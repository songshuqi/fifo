==> flow/design.v <==
module write_full
    #(
        parameter   FIFO_DEPTH_BIT  =   10'd5
    )
    (
        input                           w_clk,
        input                           w_rst,
        input                           w_en,
        input   [FIFO_DEPTH_BIT:0]      read_addr_gray_sync,
        output                          flag_full,
        output  [FIFO_DEPTH_BIT-1:0]    write_addr,
        output  [FIFO_DEPTH_BIT:0]      write_addr_gray
    );
    reg [FIFO_DEPTH_BIT:0]  write_addr_bit;
    always @(posedge w_clk or posedge w_rst) begin
        if(w_rst) 
            write_addr_bit  <=  0;
        else if(w_en && (!flag_full))
            write_addr_bit  <=  write_addr_bit + 1;
        else 
            write_addr_bit  <=  write_addr_bit;
    end
    assign write_addr_gray  =   (write_addr_bit >> 1) ^ write_addr_bit;
    assign  flag_full       =   (write_addr_gray == {~read_addr_gray_sync[FIFO_DEPTH_BIT],~read_addr_gray_sync[FIFO_DEPTH_BIT-1],read_addr_gray_sync[FIFO_DEPTH_BIT-2:0]});
    assign  write_addr      =   write_addr_bit[FIFO_DEPTH_BIT-1:0];
endmodule
== Step by step through the tools: write_full ==
The steps from the RTL of write_full to its reports follow in flow order.
Line numbers count from 1 in the design file above.
Operators: Yosys type, input widths -> output width; for muxes data width and select width s.
Library cell names are shortened.
The mark - stands for no value.
Inputs
  top module: write_full
  clock: w_clk
  cell library: sky130hd
  timing corner: tt_025C_1v80

== Elaborated design ==
Yosys after proc, flatten, opt, wreduce and memory -nomap, before mapping. Enables and synchronous resets that opt folds into registers are not counted as muxes. Memory bits, and registers merged into a memory's read port (data or address), are not among the register bits. Print and check cells are not counted. Equal cells are merged and count once.
Storage and ports
  bits of input ports: 9
  flip-flop bits (word level): 6
  output and inout bits: 12
Cells by class
  reductions and logical operators: 2
  equality and inequality tests: 1
  bitwise operators: 3
  add/sub/neg operators: 1
Operators by type and width (number)
  $xor 5x6->6: 1
  $add 6x1->6 const B: 1
  $eq 6x6->1: 1
  $not 1->1: 2
  $logic_and 1x1->1: 1
  $logic_not 1->1: 1

== Logic depth ==
Yosys ltp: most cells in a row. Word level: on the elaborated netlist, between registers, memories and ports. Mapped: between sequential cells and ports; inverters and the memories' decode and read muxes count.
Logic depth
  depth after elaboration: 4
  ABC_AREA: 0
  depth in mapped cells: 5
  depth with buffers taken out: 5

== Netlist ==
Yosys stat after the flow's synthesis: flattened, memories mapped to cells. It holds for the ABC_AREA given above (unset counts as 0); a run with the other value may have another netlist.
The area totals of this step are shown rounded.
Cells by type
  dfrtp_1: number 6, total area 150.144 µm²
  xor2_1: number 10, total area 87.584 µm²
  ha_1: number 4, total area 50.048 µm²
  nor4_4: number 1, total area 21.27 µm²
  a21oi_1: number 4, total area 20.019 µm²
  mux2_4: number 1, total area 15.014 µm²
  mux2i_2: number 1, total area 13.763 µm²
  a21boi_2: number 1, total area 11.261 µm²
  nand3_1: number 2, total area 10.01 µm²
  or2b_2: number 1, total area 8.758 µm²
  xnor2_1: number 1, total area 8.758 µm²
  and2_2: number 1, total area 7.507 µm²
  or2b_1: number 1, total area 7.507 µm²
  nand4_1: number 1, total area 6.256 µm²
  inv_1: number 1, total area 3.754 µm²
  nand2_1: number 1, total area 3.754 µm²
Mapped netlist
  mapped flip-flops: 6
  mapped area: 425 µm²
  sequential part of the area: 150 µm²
  standard cells after synthesis: 37

== Path before layout ==
Source: OpenSTA report_checks on the synthesized netlist (no wires, ideal clock, input and output delay 20% of the period each), path of least setup slack; recovery checks are left aside. Register names are those of the netlist, which keeps one name where synthesis merged equal registers.
Path after synthesis
  path type: register to output
  start: register write_addr_bit[4]
  end: output port flag_full
  stages on the path: 5
  data required time: 3312 ps
  path slack: 1691 ps
  launch time at the first pin: 0 ps
  path delay: 1621 ps
  external output delay: 828 ps
  period: 4140 ps
  arrival: 1621 ps
  synthesis period reached: 2449 ps
"path delay" is the arrival time less input delay plus setup time.
At an output port there is no setup time.
"stages on the path": output pins that drive a net of the path, with the launching flip-flop's if there is one; two outputs of one cell count as two.
"synthesis period reached" = period - worst setup slack (recovery checks aside). The figure is calculated, with input and output delays left at 20% of the set period.
The rows between start and end are the longest chain of elaborated cells between them; the timing report does not say that the signal goes this way. Where chains are equally long, one stands for them.
Each line given opens the expression or statement behind the cell; cells for indexed reads and writes are added by Yosys, which also makes memories of some case tables.
A register here has more assigning lines than the two given.
On the way, after synthesis
  path through: dfrtp_1 > ha_1 > xor2_1 > nor4_4 > and2_2
  length of the longest elaborated chain: 2
  elaborated cells on any way between the ends: 2
  those cells by class: eq/ne: 1; logic: 1
RTL lines, path after synthesis
  start: declaration: RTL line 14  | reg [FIFO_DEPTH_BIT:0]  write_addr_bit;
  start: assignment: RTL line 19  | write_addr_bit  <=  write_addr_bit + 1;
  start: assignment: RTL line 21  | write_addr_bit  <=  write_addr_bit;
  $xor 5x6->6: RTL line 23  | assign write_addr_gray  =   (write_addr_bit >> 1) ^ write_addr_bit;
  $eq 6x6->1: RTL line 24  | assign  flag_full       =   (write_addr_gray == {~read_addr_gray_sync[FIFO_DEPTH_BIT],~read_addr_gray_sync[FIF ...
  end: declaration: RTL line 10  | output                          flag_full,
Nets of the timed path that keep an RTL name, with a line that drives or declares them; the list need not be complete.
Nets with RTL names, path after synthesis (RTL line)
  write_addr_gray[3]: 23

FLOW RESULTS
============

Record of 2 stored runs of the RTL-to-layout flow on write_full, platform sky130hd. The runs are unordered. Constraints: input delay and output delay 20% of the set period each, output load 0.01 pF.

==> run 1: settings <==
{ "period_ns": 1.56, "CORE_UTILIZATION": 51, "SETUP_SLACK_MARGIN": 0.16, "PLACE_DENSITY_LB_ADDON": 0.04, "GPL_TIMING_DRIVEN": 0, "GPL_ROUTABILITY_DRIVEN": 1, "CTS_CLUSTER_DIAMETER": 46, "SLEW_MARGIN": 20, "MIN_ROUTING_LAYER": "met1", "CAP_MARGIN": 20, "CORE_MARGIN": 2 }
==> run 1: results <==
did not finish, floorplanning stopped with PDN-0185

==> run 2: settings <==
{ "period_ns": 3.05, "CORE_UTILIZATION": 62, "SETUP_SLACK_MARGIN": 0.46, "PLACE_DENSITY": 0.48, "CORE_MARGIN": 9, "CELL_PAD_IN_SITES_GLOBAL_PLACEMENT": 1, "CELL_PAD_IN_SITES_DETAIL_PLACEMENT": 2, "ABC_AREA": 0, "CTS_CLUSTER_DIAMETER": 120, "MAX_ROUTING_LAYER": "met4", "CAP_MARGIN": 20, "SLEW_MARGIN": 20 }
==> run 2: results <==
did not finish, floorplanning stopped with PDN-0185
